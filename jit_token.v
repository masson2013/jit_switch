==> flow/design.v <==
`timescale 1ns / 1ps
module jit_token(
  input  wire  [31 : 0]  cmd      ,
  output wire            done     ,
  input  wire            ap_done  ,
  input  wire            ap_idle  ,
  input  wire            ap_ready ,
  output wire            ap_start ,
  output wire  [15 : 0]  arg1_V   ,
  output wire  [15 : 0]  arg2_V   ,
  output wire  [15 : 0]  arg3_V   ,
  input  wire            ap_clk   ,
  input  wire            ap_rst_n
);
  parameter [5:0] FETCH = 0,  
                  ARG1  = 1,  
                  ARG2  = 2,  
                  ARG3  = 3,  
                  START = 4,  
                  IDLE  = 5;  
  reg       [5:0] state, next;
  reg  [31 : 0]   rcmd   ;
  reg  [15 : 0]   rarg1_V;
  reg  [15 : 0]   rarg2_V;
  reg  [15 : 0]   rarg3_V;
  assign done     = ap_done ;
  assign ap_start = ((state[START] == 1'b1) || (state[IDLE] == 1'b1));
  assign arg1_V   = rarg1_V;
  assign arg2_V   = rarg2_V;
  assign arg3_V   = rarg3_V;
  always @(posedge ap_clk) begin
    if (!ap_rst_n) begin
      state        <= 5'b0;
      state[FETCH] <= 1'b1;
      rcmd         <= 32'd0;
      rarg1_V      <= 16'd0;
      rarg2_V      <= 16'd0;
      rarg3_V      <= 16'd0;
    end
    else state     <= next;
  end
  always @(*) begin
    next = 5'b0;
    case (1'b1)
      state[FETCH] : begin
        if (!cmd)  next[FETCH] = 1'b1;
        else begin
          case (cmd[31:28])
            4'hA : begin  
              if (ap_idle) begin
                next[START]    = 1'b1;
              end
              else begin
                next[IDLE]     = 1'b1;
              end
            end
            4'hB : begin  
            end
            4'hC : begin  
              rcmd             = cmd ;
              next[cmd[23:20]] = 1'b1;
            end
          endcase
        end
      end
      state[START] : begin
        if (!ap_done) next[START] = 1'b1;
        else begin
          rcmd        = 32'd0;
          next[FETCH] = 1'b1;
        end
      end
      state[IDLE] : begin
        if (ap_idle)  next[START] = 1'b1;
        else          next[IDLE]  = 1'b1;
      end
      state[ARG1] : begin
        rarg1_V = rcmd[15:0];
        next[FETCH] = 1'b1;
      end
      state[ARG2] : begin
        rarg2_V = rcmd[15:0];
        next[FETCH] = 1'b1;
      end
      state[ARG3] : begin
        rarg3_V = rcmd[15:0];
        next[FETCH] = 1'b1;
      end
    endcase
  end
endmodule
## Reports on jit_token

What the tools print for jit_token, step after step.
Lines are those of the file above, counted from 1.
Operators: Yosys type, input widths -> output width; for muxes data width and select width s.
The mark -- stands for no value.

- Design top: jit_token
- Clock: ap_clk
- Standard-cell library: sky130hd
- Corner: tt_025C_1v80

## Word level

Yosys after proc, flatten, opt, wreduce and memory -nomap, before mapping. Memory bits, and registers merged into a memory's read port (data or address), are not among the register bits. Print and check cells are not counted. Equal cells are merged and count once.

- Bits in registers: 6
- Bits of input ports: 37
- Output and inout port bits: 50

- Mux-type cells: 20
- Add/sub/neg operators: 1
- Reductions and logical operators: 3
- Shift operators: 1
- Equal/unequal tests: 2
- Bitwise gates (word level): 3

Operators by type and width:

| cell | number |
|---|---|
| $logic_not 32->1 | 1 |
| $mux 1 | 17 |
| $eq 4x4->1 const B | 2 |
| $shift 1x5->6 const A | 1 |
| $neg 4->5 | 1 |
| $mux 5 | 1 |
| $reduce_or 4->1 | 1 |
| $pmux 2 s2 | 1 |
| $mux 4 | 1 |
| $not 1->1 | 3 |
| $logic_or 1x1->1 | 1 |

## Longest topological paths

Longest topological path by Yosys (ltp), each cell counted once; first at word level (registers and memories cut), then after technology mapping (sequential cells cut; the memories' decode and read muxes count).

- Word-level depth: 6
- ABC_AREA: 0
- Depth in mapped cells: 6
- Mapped depth without buffers: 6

## After synthesis

Yosys stat after the flow's synthesis: flattened, memories mapped to cells. It holds for the ABC_AREA given above (unset counts as 0); a run with the other value may have another netlist.
Totals and module areas in this step are rounded.

- Synthesis area: 885.8 um^2
- Mapped flip-flops: 6
- Standard cells after synthesis: 112
- Sequential area: 120.1 um^2

Cells by type:

| cell | number | total area (um^2) |
|---|---|---|
| sky130_fd_sc_hd__buf_4 | 49 | 367.853 |
| sky130_fd_sc_hd__dfxtp_1 | 6 | 120.115 |
| sky130_fd_sc_hd__ha_1 | 4 | 50.048 |
| sky130_fd_sc_hd__nor4_1 | 6 | 37.536 |
| sky130_fd_sc_hd__nand4bb_4 | 1 | 27.526 |
| sky130_fd_sc_hd__inv_1 | 7 | 26.275 |
| sky130_fd_sc_hd__nor3_1 | 4 | 20.019 |
| sky130_fd_sc_hd__a221oi_2 | 1 | 15.014 |
| sky130_fd_sc_hd__nand2_1 | 4 | 15.014 |
| sky130_fd_sc_hd__nor2_1 | 4 | 15.014 |
| sky130_fd_sc_hd__o211ai_1 | 2 | 15.014 |
| sky130_fd_sc_hd__nand4_1 | 2 | 12.512 |
| sky130_fd_sc_hd__or3_4 | 1 | 11.261 |
| sky130_fd_sc_hd__a21bo_2 | 1 | 10.01 |
| sky130_fd_sc_hd__mux2i_1 | 1 | 10.01 |
| sky130_fd_sc_hd__nor4bb_1 | 1 | 10.01 |
| sky130_fd_sc_hd__o21ai_0 | 2 | 10.01 |
| sky130_fd_sc_hd__o311a_1 | 1 | 10.01 |

Not listed: further types 15, cells in them 15.

## Timing after synthesis

OpenSTA on the mapped netlist: ideal clock, no wires. The path of least setup slack (recovery checks aside). Input and output delay are each 20% of the period. Register names are those of the netlist, which keeps one name where synthesis merged equal registers.

- Path type: input to register
- Start point: input port cmd[22]
- End point: register state[5]
- Period: 1.26 ns
- Setup time: 0.086 ns
- Arrival time: 1.256 ns
- Path slack: -0.081 ns
- Path delay: 1.090 ns
- Driving pins on the path: 4
- Input delay: 0.252 ns
- Synthesis period reached: 1.341 ns

"path delay" is the arrival time less input delay plus setup time.
"driving pins on the path": output pins that drive a net of the path, with the launching flip-flop's if there is one; two outputs of one cell count as two.
"synthesis period reached" = period - worst setup slack (recovery checks aside). The figure is calculated, with input and output delays left at 20% of the set period.
The rows between start and end are the longest chain of elaborated cells between them; the timing report does not say that the signal goes this way. Where chains are equally long, one stands for them.
Each line given opens the expression or statement behind the cell; cells for indexed reads and writes are added by Yosys, which also makes memories of some case tables.

- Path through: sky130_fd_sc_hd__or3_4 > sky130_fd_sc_hd__xnor2_1 > sky130_fd_sc_hd__o311a_1 > sky130_fd_sc_hd__a211oi_1
- Cells in the longest elaborated chain: 5
- Elaborated cells between the ends (all ways): 6
- RTL lines with such cells: 4
- Classes of those cells: 1 x add/sub; 1 x shift; 3 x mux; 1 x reduce/logical

RTL lines, path post-synthesis:

| element | RTL line | RTL |
|---|---|---|
| from (decl) | 3 | `input  wire  [31 : 0]  cmd      ,` |
| $neg 4->5 | 61 | `next[cmd[23:20]] = 1'b1;` |
| $shift 1x5->6 | 61 |  |
| $pmux 2 s2 | 48 | `case (cmd[31:28])` |
| $mux 5 | 46 | `if (!cmd)  next[FETCH] = 1'b1;` |
| $mux 1 | 44 | `case (1'b1)` |
| to (assign) | 33 | `state        <= 5'b0;` |
| to (assign) | 40 | `else state     <= next;` |
| to (decl) | 21 | `reg       [5:0] state, next;` |

## Timing after layout

Path of least setup slack in the final report of run 1 (OpenROAD, finished layout, wires in). Where an end is a register, its clock arrival counts in the times.

- Path type: input to register
- Start point: input port cmd[22]
- End point: register state[4]
- Arrival time: 1.33 ns
- Driving pins on the path: 6
- Path slack: -0.09 ns
- Setup time: 0.09 ns
- Period: 1.11 ns
- Input delay: 0.22 ns

The rows between start and end are the longest chain of elaborated cells between them; the timing report does not say that the signal goes this way. Where chains are equally long, one stands for them.

- Path through: sky130_fd_sc_hd__buf_8 > sky130_fd_sc_hd__or3_4 > sky130_fd_sc_hd__buf_6 > sky130_fd_sc_hd__o21ai_4 > sky130_fd_sc_hd__o211ai_1 > sky130_fd_sc_hd__a221oi_2
- Cells in the longest elaborated chain: 5
- Elaborated cells between the ends (all ways): 6
- RTL lines with such cells: 4
- Classes of those cells: 1 x add/sub; 1 x shift; 3 x mux; 1 x reduce/logical

RTL lines, path after layout:

| element | RTL line | RTL |
|---|---|---|
| from (decl) | 3 | `input  wire  [31 : 0]  cmd      ,` |
| $neg 4->5 | 61 | `next[cmd[23:20]] = 1'b1;` |
| $shift 1x5->6 | 61 |  |
| $pmux 2 s2 | 48 | `case (cmd[31:28])` |
| $mux 5 | 46 | `if (!cmd)  next[FETCH] = 1'b1;` |
| $mux 1 | 44 | `case (1'b1)` |
| to (assign) | 33 | `state        <= 5'b0;` |
| to (assign) | 40 | `else state     <= next;` |
| to (decl) | 21 | `reg       [5:0] state, next;` |

FLOW RESULTS
============

2 stored runs of jit_token in the flow (synthesis by Yosys, layout by OpenROAD, sky130hd cells), in arbitrary order. Constraints: input delay and output delay 20% of the set period each, output load 0.01 pF.
The results are shown rounded.
Settings: - = not set for that run.

| setting or result | run 1 | run 2 |
|---|---|---|
| period_ns | 1.11 | 2.35 |
| CORE_UTILIZATION | 18 | 35 |
| PLACE_DENSITY_LB_ADDON | 0.09 | - |
| CORE_ASPECT_RATIO | 1.4 | 1.36 |
| GPL_TIMING_DRIVEN | 1 | - |
| GPL_ROUTABILITY_DRIVEN | 0 | - |
| CTS_CLUSTER_SIZE | 31 | - |
| SLEW_MARGIN | 30 | 20 |
| MIN_ROUTING_LAYER | met2 | - |
| CAP_MARGIN | 20 | 0 |
| CORE_MARGIN | 2 | 5 |
| SETUP_SLACK_MARGIN | - | 0.24 |
| CELL_PAD_IN_SITES_GLOBAL_PLACEMENT | - | 1 |
| TNS_END_PERCENT | - | 40 |
| ABC_AREA | - | 0 |
| CTS_CLUSTER_DIAMETER | - | 115 |
| MAX_ROUTING_LAYER | - | met4 |
| final utilization | 0.304 | 0.474 |
| smallest setup slack (ns) | -0.087 | 0.366 |
| post-route setup TNS (ns) | -0.203 | 0.000 |
| mapped cell area after synthesis (um^2) | 885.8 | 885.8 |
| full die area (um^2) | 5507 | 3649 |
